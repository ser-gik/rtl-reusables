==> flow/design.v <==
module vga_sync_generator #(
    parameter HSIZE = 640,
    parameter HFPORCH = 16,
    parameter HSYNC = 96,
    parameter HBPORCH = 48,
    parameter HSYNC_POSITIVE = 0,
    parameter VSIZE = 480,
    parameter VFPORCH = 10,
    parameter VSYNC = 2,
    parameter VBPORCH = 33,
    parameter VSYNC_POSITIVE = 0
    )(
    input wire pixel_clk,
    input wire reset_n,
    output wire hsync,
    output wire vsync,
    output wire[$clog2(HSIZE)-1:0] pixel_x,
    output wire[$clog2(VSIZE)-1:0] pixel_y,
    output wire pixel_visible
);
    localparam HTOTAL = HSIZE + HFPORCH + HSYNC + HBPORCH;
    localparam VTOTAL = VSIZE + VFPORCH + VSYNC + VBPORCH;
    parameter HBITS = $clog2(HTOTAL);
    parameter VBITS = $clog2(VTOTAL);
    reg[HBITS-1:0] column;
    reg[VBITS-1:0] row;
    wire[HBITS-1:0] column_next;
    wire[VBITS-1:0] row_next;
    always @(posedge pixel_clk or negedge reset_n) begin
        if (~reset_n) begin
            column <= 1'b0;
        end
        else begin
            column <= column_next;
        end
    end
    always @(posedge pixel_clk or negedge reset_n) begin
        if (~reset_n) begin
            row <= 1'b0;
        end
        else begin
            row <= row_next;
        end
    end
    assign column_next = column == HTOTAL - 1 ? {HBITS{1'b0}} : column + 1'b1;
    assign row_next = column == HTOTAL - 1
                      ? (row == VTOTAL - 1 ? {VBITS{1'b0}} : row + 1'b1)
                      : row;
    reg pixel_visible_reg;
    wire pixel_visible_reg_next;
    always @(posedge pixel_clk or negedge reset_n) begin
        if (~reset_n) begin
            pixel_visible_reg <= 1'b0;
        end
        else begin
            pixel_visible_reg <= pixel_visible_reg_next;
        end
    end
    assign pixel_visible_reg_next = column_next < HSIZE && row_next < VSIZE;
    assign pixel_x = pixel_visible_reg ? column : {HBITS{1'b0}};
    assign pixel_y = pixel_visible_reg ? row : {VBITS{1'b0}};
    assign pixel_visible = pixel_visible_reg;
    reg hsync_reg;
    wire hsync_reg_next;
    always @(posedge pixel_clk or negedge reset_n) begin
        if (~reset_n) begin
            hsync_reg <= 1'b0;
        end
        else begin
            hsync_reg <= hsync_reg_next;
        end
    end
    assign hsync_reg_next = column_next >= HSIZE + HFPORCH && column_next < HSIZE + HFPORCH + HSYNC;
    assign hsync = HSYNC_POSITIVE ? hsync_reg : ~hsync_reg;
    reg vsync_reg;
    wire vsync_reg_next;
    always @(posedge pixel_clk or negedge reset_n) begin
        if (~reset_n) begin
            vsync_reg <= 1'b0;
        end
        else begin
            vsync_reg <= vsync_reg_next;
        end
    end
    assign vsync_reg_next = row_next >= VSIZE + VFPORCH && row_next < VSIZE + VFPORCH + VSYNC;
    assign vsync = VSYNC_POSITIVE ? vsync_reg : ~vsync_reg;
endmodule
; ---- From RTL to reports: vga_sync_generator
; Tool output for the design above, in the order of the flow.
; Line numbers count from 1 in the design file above.
; Operators carry their Yosys type and port widths (W data, S select, Z words).
; Library cell names are shortened.
; The mark -- stands for no value.
[inputs]
top_module = vga_sync_generator
clock_port = pixel_clk
lib = sky130hd
pvt_corner = tt_025C_1v80

; ---- After elaboration
; Source: Yosys, flattened and elaborated, memories not mapped. Widths are those after wreduce; folded enables and synchronous resets count as part of the registers. Registers that Yosys merges into a memory's read port (data or address) are not register bits. Print and check cells do not count. Equal cells are merged and count once.
[word_totals]
register_bits = 23
in_bits = 2
output_inout_bits = 22
word_cells = 25
[op_classes]
addsub = 2
compare = 6
equal = 2
mux = 5
n_logic = 2
reduce_logical = 3
[ops]
columns = operator, n
row1 = $mux W10, 4
row2 = $add A10 B1 Y10 const B, 2
row3 = $lt A10 B10 Y1 const B, 2
row4 = $eq A10 B10 Y1 const B, 2
row5 = $lt A10 B9 Y1 const B, 2
row6 = $ge A10 B10 Y1 const B, 1
row7 = $ge A10 B9 Y1 const B, 1
row8 = $mux W9, 1
row9 = $logic_and A1 B1 Y1, 3
row10 = $not A1 Y1, 2

; ---- Longest topological paths
; Longest topological path by Yosys (ltp), each cell counted once; first at word level (registers and memories cut), then after technology mapping (sequential cells cut; the memories' decode and read muxes count).
[depth]
depth_word = 5
abc_area = 0
depth_mapped = 7
ltp_nobuf = 7

; ---- Netlist
; Source: synth_stat.txt of the flow (Yosys; design flattened, memories mapped). It holds for the ABC_AREA given above (unset counts as 0); a run with the other value may have another netlist.
[by_type]
columns = cell, n, type_area_um2
row1 = dfrtp_1, 23, 575.552
row2 = and2_1, 21, 131.376
row3 = nand2_1, 14, 52.55
row4 = xor2_1, 6, 52.55
row5 = ha_1, 3, 37.536
row6 = nand4_1, 6, 37.536
row7 = nor2_1, 10, 37.536
row8 = nand3_1, 7, 35.034
row9 = inv_1, 9, 33.782
row10 = o21ai_0, 6, 30.029
row11 = xnor2_1, 3, 26.275
row12 = nor4_4, 1, 21.27
row13 = and4b_1, 2, 20.019
row14 = clkbuf_1, 5, 18.768
row15 = a31o_2, 2, 17.517
row16 = and4_1, 2, 17.517
row17 = a21oi_1, 3, 15.014
row18 = o211ai_1, 2, 15.014
; Not listed: further types 26, cells in them 33.
[synth_totals]
stdcells = 158
area_um2 = 1441.4
seqArea_um2 = 575.6
flip_flops = 23
buf_cells = 6

; ---- Path before layout
; Source: OpenSTA report_checks on the synthesized netlist (no wires, ideal clock, input and output delay 20% of the period each), path of least setup slack; recovery checks are left aside. Register names are those of the netlist, which keeps one name where synthesis merged equal registers.
[synth_timing]
path_kind = register to register
startpoint = register row[0]
endpoint = register vsync_reg
tclk_ps = 2960
setup_time_ps = 68
t_first_pin_ps = 0
t_arrival_ps = 2068
t_required_ps = 2892
path_slack_ps = 824
path_delay_ps = 2136
driving_pins = 8
n_path_buf = 0
period_less_setup_slack_ps = 2136
; "path_delay_ps" is the arrival time less input delay plus setup time.
; "driving_pins": output pins that drive a net of the path, with the launching flip-flop's if there is one; two outputs of one cell count as two.
; "period_less_setup_slack_ps" = period - worst setup slack (recovery checks aside). The figure is calculated, with input and output delays left at 20% of the set period.
; The rows between start and end are the longest chain of elaborated cells between them; the timing report does not say that the signal goes this way. Where chains are equally long, one stands for them.
; A line is the first line of the expression or statement that the cell stems from. Yosys adds cells for indexed reads and writes and turns some case tables into memories.
[synth_between]
cell_sequence = dfrtp_1 inv_1 ha_1 or4b_4 nor4_4 o21ba_1 a211o_1 and4bb_1
elab_chain_len = 5
cone_cells = 7
cone_lines = 3
cone_classes = add/sub: 1; compare: 2; eq/ne: 1; mux: 2; reduce/logical: 1
[synth_rtl]
columns = item, line_no
row1 = from (decl), 26  ; reg[VBITS-1:0] row;
row2 = from (assign), 39  ; row <= 1'b0;
row3 = from (assign), 42  ; row <= row_next;
row4 = $add A10 B1 Y10, 47  ; ? (row == VTOTAL - 1 ? {VBITS{1'b0}} : row + 1'b1)
row5 = $mux W10, 47
row6 = $mux W10, 46  ; assign row_next = column == HTOTAL - 1
row7 = $ge A10 B9 Y1, 85  ; assign vsync_reg_next = row_next >= VSIZE + VFPORCH && row_next < VSIZE + VFPORCH + VSYNC;
row8 = $logic_and A1 B1 Y1, 85
row9 = to (assign), 79  ; vsync_reg <= 1'b0;
row10 = to (assign), 82  ; vsync_reg <= vsync_reg_next;
row11 = to (decl), 75  ; reg vsync_reg;
; Nets of the timed path that keep an RTL name, with a line that drives or declares them; the list need not be complete.
[synth_nets]
columns = net, line_no
row1 = row_next[9], 46

; ---- Timing after layout
; From the final timing report of run A: the path of least setup slack in the routed layout; clock arrival at registers is part of the times.
; The path's times are printed in steps of 10 ps; the period is the one set.
[layout_timing]
path_kind = register to register
startpoint = register row[0]
endpoint = register vsync_reg
tclk_ps = 2440
setup_time_ps = 50
t_first_pin_ps = 310
t_arrival_ps = 2530
t_required_ps = 2690
path_slack_ps = 150
driving_pins = 8
n_path_buf = 0
; The rows between start and end are the longest chain of elaborated cells between them; the timing report does not say that the signal goes this way. Where chains are equally long, one stands for them.
[layout_between]
cell_sequence = dfrtp_1 inv_1 ha_1 or4b_4 o21ba_2 a2111oi_1 o211ai_1 and4bb_1
elab_chain_len = 5
cone_cells = 7
cone_lines = 3
cone_classes = add/sub: 1; compare: 2; eq/ne: 1; mux: 2; reduce/logical: 1
[layout_rtl]
columns = item, line_no
row1 = from (decl), 26  ; reg[VBITS-1:0] row;
row2 = from (assign), 39  ; row <= 1'b0;
row3 = from (assign), 42  ; row <= row_next;
row4 = $add A10 B1 Y10, 47  ; ? (row == VTOTAL - 1 ? {VBITS{1'b0}} : row + 1'b1)
row5 = $mux W10, 47
row6 = $mux W10, 46  ; assign row_next = column == HTOTAL - 1
row7 = $ge A10 B9 Y1, 85  ; assign vsync_reg_next = row_next >= VSIZE + VFPORCH && row_next < VSIZE + VFPORCH + VSYNC;
row8 = $logic_and A1 B1 Y1, 85
row9 = to (assign), 79  ; vsync_reg <= 1'b0;
row10 = to (assign), 82  ; vsync_reg <= vsync_reg_next;
row11 = to (decl), 75  ; reg vsync_reg;

; 2 stored runs of vga_sync_generator in the flow (synthesis by Yosys, layout by OpenROAD, sky130hd cells), in arbitrary order. Constraints: input delay and output delay 20% of the set period each, output load 0.01 pF.
; "timing.achieved_period_ps" = clock period - worst setup slack. The figure is calculated, with input and output delays left at 20% of the set period.

[run A: settings]
period_ns = 2.44
CAP_MARGIN = 20
CORE_MARGIN = 2
CORE_UTILIZATION = 40
SLEW_MARGIN = 20
[run A: results]
synthArea_um2 = 1441.4
utilization_pct = 52.2
worstSetupSlack_ps = 155
die_area_um2 = 4099.8
timing.achieved_period_ps = 2285
layout_stdcell_area_um2 = 1770.5

[run B: settings]
period_ns = 2.24
CORE_UTILIZATION = 56
PLACE_DENSITY_LB_ADDON = 0.15
CORE_ASPECT_RATIO = 1.23
CELL_PAD_IN_SITES_GLOBAL_PLACEMENT = 1
TNS_END_PERCENT = 5
ABC_AREA = 1
GPL_TIMING_DRIVEN = 1
GPL_ROUTABILITY_DRIVEN = 0
CTS_CLUSTER_DIAMETER = 263
CAP_MARGIN = 25
SLEW_MARGIN = 0
MIN_ROUTING_LAYER = met2
CORE_MARGIN = 2
[run B: results]
outcome = no results, placement failed with FLW-0024
